==> flow/design.v <==
`timescale 1ns / 1ps
module ProgramCounter(nextPc, clk, pc);
    input [31:0] nextPc;
    input clk;
    output reg [31:0] pc;
    initial
    begin
        pc = 32'd100;
    end
    always @(posedge clk)
    begin
        pc <= nextPc;
    end
endmodule
module InstructionMemory(pc, instOut);
    input [31:0] pc;
    output reg [31:0] instOut;
    reg [31:0] memory [0:63];
    initial
    begin
        memory[25] = {6'b100011, 5'b00001,5'b00010,16'b0000000000000000}; 
        memory[26] = {6'b100011, 5'b00001,5'b00011,16'b0000000000000100}; 
    end
    always @(*)
    begin
        instOut = memory[pc[7:2]];
    end
endmodule
module PcAdder(pc, nextPc);
    input [31:0] pc;
    output reg [31:0] nextPc;
    always @(*)
    begin
        nextPc = pc + 32'h4;
    end
endmodule
module ifidPipelineRegister(instOut, clk, dinstOut);
    input [31:0] instOut;
    input clk;
    output reg [31:0] dinstOut;
    always @ (posedge clk)
    begin
        dinstOut <= instOut;
    end
endmodule
module ControlUnit(op, func, wreg, m2reg, wmem, aluc, aluimm, regrt);
    input [5:0] op;  
    input [5:0] func;  
    output reg wreg;
    output reg m2reg;
    output reg wmem;
    output reg [3:0] aluc;
    output reg aluimm;
    output reg regrt;
    always @(*) 
    begin
        case (op)
            6'b000000:
            begin
                case (func)
                    6'b100000:
                    begin
                        wreg <= 1'b1;
                        m2reg <= 1'b0;
                        wmem <= 1'b0;
                        aluc <= 4'b0010;
                        aluimm <= 1'b0;
                        regrt <= 1'b1;
                    end
                    default:
                    begin
                        wreg <= 1'b0;
                        m2reg <= 1'b0;
                        wmem <= 1'b0;
                        aluc <= 4'b0000;
                        aluimm <= 1'b0;
                        regrt <= 1'b0;
                    end
                endcase
            end
            6'b100011:
            begin
                wreg <= 1'b1;
                m2reg <= 1'b1;
                wmem <= 1'b0;
                aluc <= 4'b0010;
                aluimm <= 1'b1;
                regrt <= 1'b1;
            end
            default:
            begin
                wreg <= 1'b0;
                m2reg <= 1'b0;
                wmem <= 1'b0;
                aluc <= 4'b0000;
                aluimm <= 1'b0;
                regrt <= 1'b0;
            end
        endcase
     end    
endmodule
module RegrtMultiplexer(rt, rd, regrt, destReg);
    input [4:0] rt;  
    input [4:0] rd;  
    input regrt;
    output reg [4:0] destReg;
    always @(*) 
    begin
        case(regrt)
            1'b0:
                begin
                   destReg = rd; 
                end
            1'b1:
                begin
                    destReg = rt;
                end
        endcase
    end
endmodule
module RegisterFile(rs,rt,qa,qb);
    input [4:0] rs;
    input [4:0] rt; 
    output reg [31:0] qa;
    output reg [31:0] qb;
    reg [31:0] registers [0:31];
    integer i;
    initial 
    begin
        for (i = 0; i <= 31; i = i + 1) 
        begin
            registers[i] = 0;
        end
    end
    always @(*) 
    begin
        qa = registers[rs];
        qb = registers[rt];
    end
endmodule
module ImmExtender(imm, imm32);
    input [15:0] imm;  
    output reg [31:0] imm32;
    always @(*)
    begin
        imm32[31:0] = {{16{imm[15]}},{imm[15:0]}};
    end
endmodule
module IDEXEPipelineRegister(wreg, m2reg, wmem, aluc, aluimm, destReg, qa, qb, imm32, clk,
    ewreg, em2reg, ewmem, ealuc, ealuimm, edestReg, eqa, eqb, eimm32);
    input wreg;
    input m2reg;
    input wmem;
    input [3:0] aluc;
    input aluimm;
    input [4:0] destReg;
    input [31:0] qa;
    input [31:0] qb;
    input [31:0] imm32;
    input clk;
    output reg ewreg;
    output reg em2reg;
    output reg ewmem;
    output reg [3:0] ealuc;
    output reg ealuimm;
    output reg [4:0] edestReg;
    output reg [31:0] eqa;
    output reg [31:0] eqb;
    output reg [31:0] eimm32;
    always @ (posedge clk)
    begin
        ewreg <= wreg;
        em2reg <= m2reg;
        ewmem <= wmem;
        ealuc <= aluc;
        ealuimm <= aluimm;
        edestReg <= destReg;
        eqa <= qa;
        eqb <= qb;
        eimm32 <= imm32;
    end
endmodule
module DataPath(clk, pc, dinstOut, ewreg, em2reg, ewmem, ealuc, ealuimm, edestReg, eqa, eqb, eimm32);
    input clk;
    output wire [31:0] pc;
    output wire [31:0] dinstOut;
    output wire ewreg;
    output wire em2reg;
    output wire ewmem;
    output wire [3:0] ealuc;
    output wire ealuimm;
    output wire [4:0] edestReg;
    output wire [31:0] eqa;
    output wire [31:0] eqb;
    output wire [31:0] eimm32;
    wire[31:0] nextPc;
    wire[31:0] instOut;
    wire wreg;
    wire m2reg;
    wire wmem;
    wire[3:0] aluc;
    wire aluimm;
    wire regrt;
    wire[4:0] destReg;
    wire[31:0] qa;
    wire[31:0] qb;
    wire[31:0] imm32;
    ProgramCounter programCounter(nextPc, clk, pc);
    InstructionMemory instructionMemory(pc, instOut);
    PcAdder pcAdder(pc, nextPc);
    ifidPipelineRegister ifid(instOut, clk, dinstOut);
    ControlUnit controlUnit(dinstOut[31:26], dinstOut[5:0], wreg, m2reg, wmem, aluc, aluimm, regrt);
    RegrtMultiplexer regRTMux(dinstOut[20:16], dinstOut[15:11], regrt, destReg);
    RegisterFile registerFile(dinstOut[25:21],dinstOut[20:16],qa,qb);
    ImmExtender immExtender(dinstOut[15:0], imm32);
    IDEXEPipelineRegister IDEXE(wreg, m2reg, wmem, aluc, aluimm, destReg, qa, qb, imm32, clk,
        ewreg, em2reg, ewmem, ealuc, ealuimm, edestReg, eqa, eqb, eimm32);   
endmodule
## Tool chain data of DataPath

What the tools print for DataPath, step after step.
Line numbers count from 1 in the design file above.
Operators: Yosys type, input widths -> output width; for muxes data width and select width s.
Not given: -

| inputs | value |
|---|---|
| top | DataPath |
| clock | clk |
| library | sky130hd |
| library corner | tt_025C_1v80 |

## After elaboration

Counts by Yosys on the flattened word-level netlist (proc, flatten, opt, wreduce; memories kept). Register bits leave out memories and registers merged into their read ports (data or address); mux counts leave out enables and synchronous resets folded into registers. Print and check cells are left out.
Yosys's memory passes give these memory sizes; they may raise the number of words (mostly to a power of two), join words into wider ones and drop unused or constant bits.

| storage and ports | value |
|---|---|
| register bits | 153 |
| bits in read-only memories | 128 |
| clocked read ports x word width | 2 |
| memories kept | 1 |
| bits of input ports | 1 |
| output and inout port bits | 173 |
| word-level cells | 21 |

Memory list:

| memory | words | width | read ports | write ports | RTL line | text |
|---|---|---|---|---|---|---|
| instructionMemory.memory | 64 | 2 | 1 | 0 | 18 | `reg [31:0] memory [0:63];` |

| operators by class | value |
|---|---|
| add/subtract/negate cells | 1 |
| equal/unequal tests | 2 |
| multiplexer cells | 6 |
| bitwise operators | 1 |
| reduce/logical cells | 1 |

Operators with widths:

| kind | number |
|---|---|
| $add 32x3->32 const B | 1 |
| $eq 6x6->1 const B | 2 |
| $pmux 5 s2 | 1 |
| $logic_not 6->1 | 1 |
| $pmux 2 s2 | 1 |
| $pmux 1 s2 | 1 |
| $mux 2 | 1 |
| $mux 1 | 2 |
| $not 1->1 | 1 |

## Logic depth

Depth = most cells in a row (Yosys ltp): at word level without a register or memory, in the mapped netlist without a sequential cell, where the memories' decode and read muxes count.

| depth | value |
|---|---|
| depth in word-level cells | 5 |
| ABC_AREA | 0 |
| depth in mapped cells | 5 |
| depth with buffers taken out | 5 |

## Mapped cells and area

Source: synth_stat.txt of the flow (Yosys; design flattened, memories mapped). It holds for the ABC_AREA given above (unset counts as 0); a run with the other value may have another netlist.

Cells by type:

| cell type | number | total area (um2) |
|---|---|---|
| sky130_fd_sc_hd__buf_4 | 141 | 1.06E+03 |
| sky130_fd_sc_hd__dfxtp_1 | 32 | 640.614 |
| sky130_fd_sc_hd__xnor2_1 | 22 | 192.685 |
| sky130_fd_sc_hd__nand3_1 | 14 | 70.067 |
| sky130_fd_sc_hd__nand4_1 | 10 | 62.56 |
| sky130_fd_sc_hd__xor2_1 | 6 | 52.55 |
| sky130_fd_sc_hd__nand2_1 | 8 | 30.029 |
| sky130_fd_sc_hd__nand4_4 | 1 | 21.27 |
| sky130_fd_sc_hd__and3_1 | 3 | 18.768 |
| sky130_fd_sc_hd__nor3b_4 | 1 | 18.768 |
| sky130_fd_sc_hd__and4_1 | 2 | 17.517 |
| sky130_fd_sc_hd__nor2_1 | 4 | 15.014 |
| sky130_fd_sc_hd__and2_1 | 2 | 12.512 |
| sky130_fd_sc_hd__ha_1 | 1 | 12.512 |
| sky130_fd_sc_hd__nor4_2 | 1 | 12.512 |
| sky130_fd_sc_hd__nor3_1 | 2 | 10.01 |
| sky130_fd_sc_hd__nor3_2 | 1 | 10.01 |
| sky130_fd_sc_hd__conb_1 | 2 | 7.507 |

Other cell types: 2; their cells: 3.

| mapped netlist | value |
|---|---|
| mapped cells | 256 |
| cell area after synthesis | 2,277.2 um2 |
| sequential part of the area | 640.6 um2 |
| flip-flop cells | 32 |

By module: a second synthesis without flattening, with its own total; a netlist apart from the flattened one above.

| second synthesis, totals | value |
|---|---|
| cells (unflattened synthesis) | 406 |
| area (unflattened synthesis) | 5,181.2 um2 |

Each row is one instance without its submodules.

By module:

| module | instances | cells | area (um2) |
|---|---|---|---|
| IDEXEPipelineRegister | 1 | 109 | 2,182.1 |
| ProgramCounter | 1 | 32 | 640.6 |
| ifidPipelineRegister | 1 | 32 | 640.6 |
| PcAdder | 1 | 83 | 580.6 |
| RegisterFile | 1 | 65 | 484.2 |
| InstructionMemory | 1 | 34 | 247.7 |
| ImmExtender | 1 | 32 | 240.2 |
| ControlUnit | 1 | 14 | 108.9 |
| RegrtMultiplexer | 1 | 5 | 56.3 |
| DataPath | 1 | 0 | 0.0 |

## Timing after synthesis

Path of least setup slack by OpenSTA after synthesis, without wires, with an ideal clock, recovery checks aside; 20% of the period is set as input and as output delay. Where synthesis merged equal registers, the netlist keeps one of their names.

| timing path after synthesis | value |
|---|---|
| kind | reg-to-reg |
| from | register programCounter.pc[2] |
| to | register programCounter.pc[30] |
| period | 1.69 ns |
| arrival time | 1.437 ns |
| data required time | 1.569 ns |
| setup slack | 0.132 ns |
| delay of the path | 1.558 ns |
| driving pins on the path | 6 |
| buffers on the path | 0 |
| period reached after synthesis | 1.558 ns |

"delay of the path" = arrival - input delay + setup time.
"driving pins on the path" counts driving pins, that of a launching flip-flop among them; a cell with two outputs on the path counts twice.
"period reached after synthesis" = period - worst setup slack (recovery checks aside). The figure is calculated, with input and output delays left at 20% of the set period.
Between the ends stands the longest chain of elaborated cells between them, by number of cells; it is not shown to be the way that was timed. Of several equally long chains one is given.
A line is the first line of the expression or statement that the cell stems from. Yosys adds cells for indexed reads and writes and turns some case tables into memories.

| on the way, after synthesis | value |
|---|---|
| cells stage by stage | sky130_fd_sc_hd__dfxtp_1 sky130_fd_sc_hd__ha_1 sky130_fd_sc_hd__nand3_1 sky130_fd_sc_hd__nor3_1 sky130_fd_sc_hd__nand4_1 sky130_fd_sc_hd__xnor2_1 |
| length of the longest elaborated chain | 1 |
| elaborated cells on any way between the ends | 1 |
| RTL lines with such cells | 1 |
| classes of those cells | add/sub: 1 |

Ends and longest elaborated chain, after synthesis:

| item | RTL line | text |
|---|---|---|
| start: declaration | 5 | `output reg [31:0] pc;` |
| start: assignment | 12 | `pc <= nextPc;` |
| $add 32x3->32 | 34 | `nextPc = pc + 32'h4;` |
| end: assignment | 12 |  |
| end: declaration | 5 |  |

## Timing after layout

From the final timing report of flow run 1: the path of least setup slack in the routed layout; clock arrival at registers is part of the times.

| timing path after layout | value |
|---|---|
| kind | reg-to-output |
| from | register programCounter.pc[6] |
| to | output port pc[6] |
| period | 2.65 ns |
| output delay | 0.53 ns |
| arrival time | 1.35 ns |
| data required time | 2.12 ns |
| setup slack | 0.77 ns |
| driving pins on the path | 2 |
| buffers on the path | 1 |

| on the way, after layout | value |
|---|---|
| cells stage by stage | sky130_fd_sc_hd__dfxtp_1 sky130_fd_sc_hd__clkdlybuf4s50_1 |
| length of the longest elaborated chain | 0 |
| elaborated cells on any way between the ends | 0 |
| RTL lines with such cells | 0 |

Ends and longest elaborated chain, after layout:

| item | RTL line | text |
|---|---|---|
| start: declaration | 5 | `output reg [31:0] pc;` |
| start: assignment | 12 | `pc <= nextPc;` |
| end: declaration | 185 | `output wire [31:0] pc;` |

Ticket comment

DataPath through Yosys and OpenROAD on sky130hd: 2 stored runs, unordered, with their settings and measured results. The constraints put input and output delay at 20% of the set period each and load the outputs with 0.01 pF.
"time on the worst setup path": the worst setup path's part of the clock period (all of it between registers, 20% less for each end at a port) less its slack. A launch clock that arrives late makes it longer, a capture clock that arrives late makes it shorter.
"total design power" is the tool's figure for a default switching activity; nothing was simulated.

#### Flow run 1

| setting | value |
|---|---|
| period_ns | `2.65` |
| CORE_UTILIZATION | `17` |
| SETUP_SLACK_MARGIN | `0.55` |
| PLACE_DENSITY_LB_ADDON | `0.23` |
| HOLD_SLACK_MARGIN | `0.04` |
| CELL_PAD_IN_SITES_GLOBAL_PLACEMENT | `0` |
| CELL_PAD_IN_SITES_DETAIL_PLACEMENT | `2` |
| ABC_AREA | `0` |
| GPL_ROUTABILITY_DRIVEN | `1` |
| CTS_CLUSTER_DIAMETER | `239` |
| CAP_MARGIN | `20` |
| CORE_MARGIN | `2` |
| SLEW_MARGIN | `20` |

| result | value |
|---|---|
| synthesized cell area | 2,277.2 um2 |
| area of the die | 14,336.5 um2 |
| standard-cell area after routing | 2,457.4 um2 |
| final design utilization | 18.7 % |
| worst setup slack after layout | 0.769 ns |
| total negative setup slack | 0.000 ns |
| lowest hold slack | 0.366 ns |
| total design power | 0.001218 W |
| time on the worst setup path | 1.35 ns |
| critical path kind | reg-to-output |

#### Flow run 2

| setting | value |
|---|---|
| period_ns | `1.77` |
| CORE_UTILIZATION | `30` |
| SETUP_SLACK_MARGIN | `0.46` |
| PLACE_DENSITY_LB_ADDON | `0.27` |
| CELL_PAD_IN_SITES_DETAIL_PLACEMENT | `2` |
| TNS_END_PERCENT | `40` |
| ABC_AREA | `0` |
| GPL_TIMING_DRIVEN | `0` |
| GPL_ROUTABILITY_DRIVEN | `1` |
| CTS_CLUSTER_SIZE | `75` |
| SLEW_MARGIN | `25` |
| MIN_ROUTING_LAYER | `met2` |
| CAP_MARGIN | `20` |
| CORE_MARGIN | `2` |

| result | value |
|---|---|
| synthesized cell area | 2,277.2 um2 |
| area of the die | 8,303.8 um2 |
| standard-cell area after routing | 3,689.8 um2 |
| final design utilization | 50.6 % |
| worst setup slack after layout | 0.049 ns |
| total negative setup slack | 0.000 ns |
| lowest hold slack | 0.380 ns |
| total design power | 0.001731 W |
| time on the worst setup path | 1.72 ns |
| critical path kind | reg-to-reg |
